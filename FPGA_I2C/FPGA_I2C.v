==> flow/design.v <==
module FPGA_I2C(CLK,RST,SCL,SDA
					,transaction,START_BIT,status,pos,ACK,DATA_OUT,DATA_IN,round);
input CLK;
input RST;
inout wire SCL;
inout wire SDA;
wire SCL_IN;
reg SCL_OUT;
reg MS;
wire SDA_IN;
reg SDA_OUT;
reg RW;
assign SDA = (RW ? 8'bz : SDA_OUT);	 
assign SDA_IN = (RW ? SDA : 8'bz);
assign SCL = (MS ? SCL_OUT : 8'bz);	 
assign SCL_IN = (MS ? 8'bz : SCL);
output reg [0:7] DATA_OUT;
output reg [0:7] DATA_IN;
output reg [3:0] pos;
output reg [3:0] status;
output reg transaction;
reg transaction1,transaction2;
output reg START_BIT;
output reg ACK;
wire NACK;
assign NACK = ~ACK;
integer DIV_CLK;
parameter DIV_CLK_LIMIT = 62;
parameter START_CONDITION = 0,
			 STOP_CONDITION = 1,
			 READ_CONDITION = 2,
			 WRITE_CONDITION = 3;
parameter ROUND_LIMIT = 4;
reg [6:0] SLAVE_ADDR;
output integer round;
integer count;
initial begin
	MS = 1;
	RW = 0;
	SDA_OUT = 1;
	SCL_OUT = 1;
	DIV_CLK = 0;
	pos = 0;
	transaction = 0;
	START_BIT = 0;
	ACK = 0;
	DATA_IN = 8'h0;
	DATA_OUT = 8'h0;
	SLAVE_ADDR = 7'h26;
	round = 0;
	count = 0;
end
always @(posedge CLK) begin
	transaction1 <= transaction;
end
always @(posedge CLK or negedge RST) if(!RST) begin
	round = 0;
	START_BIT <= 0;
	status <= START_CONDITION;
	count <= 0;
end else begin
	if(START_BIT) START_BIT <= 0;
	if(status == 5) begin
		count <= count + 1;
		if(count == 5_000_000) begin
			round = 0;
			count <= 0;
		end
	end
	if(!transaction & transaction1) begin
		if((status == WRITE_CONDITION) && NACK) round = (ROUND_LIMIT - 1);
		else round = round + 1;
	end
	if(!transaction && round <= ROUND_LIMIT) begin
		START_BIT <= 1;
		case(round)
			0 : begin
				status <= START_CONDITION;
			end
			1 : begin
				DATA_OUT = {SLAVE_ADDR[6:0],1'b1};
				status <= WRITE_CONDITION;
			end
			2 : begin
				status <= READ_CONDITION;
			end
			3 : begin
				status <= STOP_CONDITION;
			end
			default : begin
				status <= 5;
			end
		endcase
	end
end
always @(posedge CLK or negedge RST) if(!RST) begin
	RW = 0;
	SDA_OUT <= 1;
	SCL_OUT = 1;
	DIV_CLK <= 0;
	pos <= 0;
	transaction <= 0;
	DATA_IN <= 8'h0;
	ACK <= 0;
end else begin
	if(!transaction && START_BIT) begin
		transaction <= 1;
		DIV_CLK <= 0;
		pos <= 0;
	end else if(transaction) begin
		case(status)
			START_CONDITION : begin
				RW = 0;
				if((!SCL_OUT|!SDA_OUT) & (DIV_CLK == 0)) begin
					SCL_OUT <= 1;
					SDA_OUT <= 1;
				end else begin
					DIV_CLK <= DIV_CLK + 1;
					if(DIV_CLK == (DIV_CLK_LIMIT/2)) SDA_OUT <= 0;
					else if (DIV_CLK == DIV_CLK_LIMIT) begin
						SCL_OUT = ~SCL_OUT;
						DIV_CLK <= 0;
						transaction = 0;
					end
				end
			end
			STOP_CONDITION : begin
				RW = 0;
				if((SCL_OUT | SDA_OUT) & (DIV_CLK == 0)) begin
					SCL_OUT = 0;
					SDA_OUT <= 0;
				end else begin
					DIV_CLK <= DIV_CLK + 1;
					if(DIV_CLK == (DIV_CLK_LIMIT/2)) SCL_OUT = 1;
					else if (DIV_CLK == DIV_CLK_LIMIT) begin
						SDA_OUT <= 1;
						DIV_CLK <= 0;
						transaction <= 0;
					end
				end
			end
			READ_CONDITION : begin
				DIV_CLK <= DIV_CLK + 1;
				if(SCL_OUT && pos < 8) begin 
					RW = 1;
					DATA_IN[pos] <= SDA_IN;
				end else if(!SCL_OUT && pos == 8) begin
					RW = 0;
					SDA_OUT <= 0;
				end else if(!SCL_OUT && pos > 8) begin
					pos <= 0;
					transaction <= 0;
					RW = 1;
				end
				if(DIV_CLK == DIV_CLK_LIMIT) begin
					DIV_CLK <= 0;
					SCL_OUT = ~SCL_OUT;
					if(!SCL_OUT) pos <= pos + 1;
				end
			end
			WRITE_CONDITION : begin
				DIV_CLK <= DIV_CLK + 1;
				if(!SCL_OUT) begin
					RW = 0;
					if(pos < 8) SDA_OUT <= DATA_OUT[pos];
					else if(pos == 8) RW = 1;
					else begin
						pos <= 0;
						transaction <= 0;
						RW = 1;
					end
				end else if(SCL_OUT && pos == 8) begin
					RW = 1;
					if(SDA_IN) ACK <= 0;
					else ACK <= 1;
				end
				if(DIV_CLK == DIV_CLK_LIMIT) begin
					DIV_CLK <= 0;
					SCL_OUT = ~SCL_OUT;
					if(!SCL_OUT) pos <= pos + 1;
				end
			end
			default : begin
				RW = 0;
				SDA_OUT <= 1;
				SCL_OUT = 1;
				DIV_CLK <= 0;
				pos <= 0;
				transaction <= 0;
				ACK <= 0;
			end
		endcase
	end
end
endmodule
Tool chain data of FPGA_I2C --
Tool output for the design above, in the order of the flow. Line numbers count from 1 in the design file above. Operators carry their Yosys type and port widths (W data, S select, Z words). Cell names lack the library's common part. A cell with -- has no value.
Design: top module FPGA_I2C, clock CLK, standard-cell library sky130hd, corner tt_025C_1v80

Word-level counts --
Yosys after proc, flatten, opt, wreduce and memory -nomap, before mapping. Memory bits, and registers merged into a memory's read port (data or address), are not among the register bits. Print and check cells are not counted.
Word-level totals: register bits 120, elaborated cells 160
Operators by class: $add $sub $neg 7, reductions and logical operators 25, $lt $le $gt $ge 3, eq/ne operators 27, shift operators 3, multiplexer cells 69, bitwise logic cells 12
Operators with widths (count):
- $mux W32 | 11
- $add A32 B2 Y32 const B | 3
- $pmux W32 S3 | 1
- $eq A32 B2 Y1 const B | 2
- $logic_not A32 Y1 | 2
- $mux W4 | 12
- $mux W1 | 38
- $shift A1 B32 Y8 | 1
- $shift A1 B32 Y8 const A | 1
- $eq A32 B1 Y1 const B | 1
- $eq A32 B24 Y1 const B | 1
- $le A32 B4 Y1 const B | 1
- $eq A32 B6 Y1 const B | 1
- $eq A32 B7 Y1 const B | 1
- $neg A5 Y32 | 1
- $ne A3 B3 Y1 const B | 7
- $ne A2 B2 Y1 const B | 6
- $reduce_and A4 Y1 | 3
- $pmux W4 S3 | 1
- $pmux W3 S4 | 1
- $sub A3 B4 Y5 const A | 2
- $reduce_and A9 Y1 | 1
- $eq A4 B2 Y1 const B | 2
- $shiftx A8 B5 Y1 | 1
- $and A8 B8 Y8 | 1
- $or A8 B8 Y8 | 1
- $not A8 Y8 | 1
- $pmux W1 S4 | 2
Other operator kinds: 23; their cells: 40.

Logic depth --
Depth = most cells in a row (Yosys ltp): at word level without a register or memory, in the mapped netlist without a sequential cell, where the memories' decode and read muxes count.
Depth: depth after elaboration 10, ABC_AREA 0, gate-level depth with buffers 16

Netlist --
Yosys stat after the flow's synthesis: flattened, memories mapped to cells. It holds for the ABC_AREA given above (unset counts as 0); a run with the other value may have another netlist.
Mapped netlist: chip area (Yosys) 0.0069479 mm², cell count 786, buffers 39, flip-flops 118, sequential part of the area 0.0029553 mm²
Cells by type (count):
- dfrtp_1 | 114
- nor2_1 | 80
- xnor2_1 | 30
- o21ai_0 | 52
- xor2_1 | 29
- nand2_1 | 67
- nand3_1 | 44
- and3_1 | 30
- nand4_1 | 28
- ha_1 | 12
- a21oi_1 | 28
- mux2_2 | 10
- nand2b_1 | 17
- nor3_1 | 20
- nor2b_1 | 15
- nor4_1 | 15
- inv_1 | 22
- nor4b_1 | 9
Other cell types: 51; their cells: 164.

Timing after synthesis --
Source: OpenSTA report_checks on the synthesized netlist (no wires, ideal clock, input and output delay 20% of the period each), path of least setup slack; recovery checks are left aside. Register names are those of the netlist, which keeps one name where synthesis merged equal registers.
Path post-synthesis: kind register -> register, start point register count[0], end point register DATA_OUT[7], clock period 4.22 ns, stages 17, arrival 3.604 ns, buffers on the path 0, launch time at the first pin 0.000 ns, path slack 0.323 ns, path delay 3.897 ns, setup time 0.293 ns, synthesis period reached 3.897 ns
"path delay" is the arrival time less input delay plus setup time. "stages" counts driving pins, that of a launching flip-flop among them; a cell with two outputs on the path counts twice. "synthesis period reached" = period - worst setup slack (recovery checks aside). The figure is calculated, with input and output delays left at 20% of the set period. Between the ends stands the longest chain of elaborated cells between them, by number of cells; it is not shown to be the way that was timed. Of several equally long chains one is given. A line is the first line of the expression or statement that the cell stems from. Yosys adds cells for indexed reads and writes and turns some case tables into memories. A register here has more assigning lines than the two given.
On the way, post-synthesis: cell sequence dfrtp_1 -> inv_1 -> ha_1 -> nor4b_1 -> nand3_1 -> nor4_2 -> nor2b_1 -> ha_1 -> nand3b_1 -> and4_1 -> o21ai_1 -> a211oi_1 -> nand4_1 -> or4_4 -> o21bai_4 -> and3_1 -> and3_1, length of the longest elaborated chain 9, elaborated cells between the ends (all ways) 10
Ends and longest elaborated chain, post-synthesis:
- start: declaration | line 36 | integer count;
- start: assignment | line 60 | count <= 0;
- start: assignment | line 64 | count <= count + 1;
- $eq A32 B24 Y1 | line 65 | if(count == 5_000_000) begin
- $mux W32 | line 65
- $mux W32 | line 63 | if(status == 5) begin
- $add A32 B2 Y32 | line 72 | else round = round + 1;
- $mux W32 | line 71 | if((status == WRITE_CONDITION) && NACK) round = (ROUND_LIMIT - 1);
- $mux W32 | line 70 | if(!transaction & transaction1) begin
- $le A32 B4 Y1 | line 74 | if(!transaction && round <= ROUND_LIMIT) begin
- $logic_and A1 B1 Y1 | line 74
- $reduce_and A3 Y1
- end: assignment | line 81 | DATA_OUT = {SLAVE_ADDR[6:0],1'b1};
- end: declaration | line 17 | output reg [0:7] DATA_OUT;

Timing after layout --
Path of least setup slack in the final report of run 1 (OpenROAD, finished layout, wires in). Where an end is a register, its clock arrival counts in the times.
Path after layout: kind register -> register, start point register count[28], end point register DATA_OUT[7], buffers on the path 1, clock period 4.19 ns, path slack 0.23 ns, launch time at the first pin 0.41 ns, stages 16, arrival 4.08 ns, setup time 0.28 ns
Between the ends stands the longest chain of elaborated cells between them, by number of cells; it is not shown to be the way that was timed. Of several equally long chains one is given. A register here has more assigning lines than the two given.
On the way, after layout: cell sequence dfrtp_1 -> nor4b_2 -> nand4_1 -> nor4_4 -> nor2b_1 -> ha_1 -> nand3b_1 -> buf_4 -> nor4_1 -> xor2_1 -> nor4b_1 -> nand4_1 -> or4_4 -> o21bai_4 -> and3_1 -> and3_1, length of the longest elaborated chain 9, elaborated cells between the ends (all ways) 10
Ends and longest elaborated chain, after layout:
- start: declaration | line 36 | integer count;
- start: assignment | line 60 | count <= 0;
- start: assignment | line 64 | count <= count + 1;
- $eq A32 B24 Y1 | line 65 | if(count == 5_000_000) begin
- $mux W32 | line 65
- $mux W32 | line 63 | if(status == 5) begin
- $add A32 B2 Y32 | line 72 | else round = round + 1;
- $mux W32 | line 71 | if((status == WRITE_CONDITION) && NACK) round = (ROUND_LIMIT - 1);
- $mux W32 | line 70 | if(!transaction & transaction1) begin
- $le A32 B4 Y1 | line 74 | if(!transaction && round <= ROUND_LIMIT) begin
- $logic_and A1 B1 Y1 | line 74
- $reduce_and A3 Y1
- end: assignment | line 81 | DATA_OUT = {SLAVE_ADDR[6:0],1'b1};
- end: declaration | line 17 | output reg [0:7] DATA_OUT;

Memo
Re: implementation data of FPGA_I2C

Measured results for FPGA_I2C: 2 stored runs of the Yosys and OpenROAD flow on sky130hd. The settings differ; the order carries no meaning. The constraints put input and output delay at 20% of the set period each and load the outputs with 0.01 pF.
"achieved clock period" means the clock period less the worst setup slack. The figure is calculated, with input and output delays left at 20% of the set period.
"allowed time less slack (worst setup path)" = time allowed to the worst setup path (clock period - input delay - output delay, where it has them) - its slack; a late launch clock adds to it, a late capture clock takes from it.
"power" rests on the timing tool's default activity at the inputs, not on a simulated workload.

[run 1] flow files
==> flow/run.sh <==
#!/bin/bash
# the make line also repeats the synthesis and layout settings of config.mk as NAME=value (left out here)
make -C /OpenROAD-flow-scripts/flow DESIGN_CONFIG=/design/flow/config.mk WORK_HOME=/design/flow/orfs CLKGATE_MAP_FILE= finish
==> flow/config.mk <==
export PLATFORM = sky130hd
export DESIGN_NAME = FPGA_I2C
export DESIGN_NICKNAME = FPGA_I2C
export VERILOG_FILES = /design/flow/design.v
export SDC_FILE = /design/flow/constraint.sdc
export NUM_CORES = 4
export LEC_CHECK = 0
export CAP_MARGIN = 20
export CORE_MARGIN = 2
export CORE_UTILIZATION = 45
export SLEW_MARGIN = 20
==> flow/constraint.sdc <==
create_clock -name core_clock -period 4.19 [get_ports {CLK}]
set_input_delay 0.8380 -clock core_clock [delete_from_list [all_inputs] [get_ports {CLK}]]
set_output_delay 0.8380 -clock core_clock [all_outputs]
set_load 0.01 [all_outputs]

[run 1] result: synthesis area 0.0069479 mm²; die area 0.0164493 mm²; area of the standard cells in the finished layout 0.0083593 mm²; final design utilization 55.2 %; worst slack on setup checks 0.231 ns; total negative setup slack 0.000 ns; worst hold slack in the final report 0.491 ns; power 4207 uW; achieved clock period 3.959 ns; allowed time less slack (worst setup path) 3.96 ns; critical path type register -> register

[run 2] flow files
==> flow/run.sh <==
#!/bin/bash
# the make line also repeats the synthesis and layout settings of config.mk as NAME=value (left out here)
make -C /OpenROAD-flow-scripts/flow DESIGN_CONFIG=/design/flow/config.mk WORK_HOME=/design/flow/orfs CLKGATE_MAP_FILE= finish
==> flow/config.mk <==
export PLATFORM = sky130hd
export DESIGN_NAME = FPGA_I2C
export DESIGN_NICKNAME = FPGA_I2C
export VERILOG_FILES = /design/flow/design.v
export SDC_FILE = /design/flow/constraint.sdc
export NUM_CORES = 4
export LEC_CHECK = 0
export ABC_AREA = 1
export CAP_MARGIN = 10
export CELL_PAD_IN_SITES_GLOBAL_PLACEMENT = 0
export CORE_ASPECT_RATIO = 0.58
export CORE_MARGIN = 2
export CORE_UTILIZATION = 46
export CTS_CLUSTER_SIZE = 67
export GPL_ROUTABILITY_DRIVEN = 0
export MAX_ROUTING_LAYER = met4
export PLACE_DENSITY_LB_ADDON = 0.03
export SLEW_MARGIN = 20
export TNS_END_PERCENT = 90
==> flow/constraint.sdc <==
create_clock -name core_clock -period 5.02 [get_ports {CLK}]
set_input_delay 1.0040 -clock core_clock [delete_from_list [all_inputs] [get_ports {CLK}]]
set_output_delay 1.0040 -clock core_clock [all_outputs]
set_load 0.01 [all_outputs]

[run 2] result: synthesis area 0.0077049 mm²; die area 0.0178396 mm²; area of the standard cells in the finished layout 0.0090011 mm²; final design utilization 55.9 %; worst slack on setup checks 1.156 ns; total negative setup slack 0.000 ns; worst hold slack in the final report 0.488 ns; power 2279 uW; achieved clock period 3.864 ns; allowed time less slack (worst setup path) 3.86 ns; critical path type register -> register
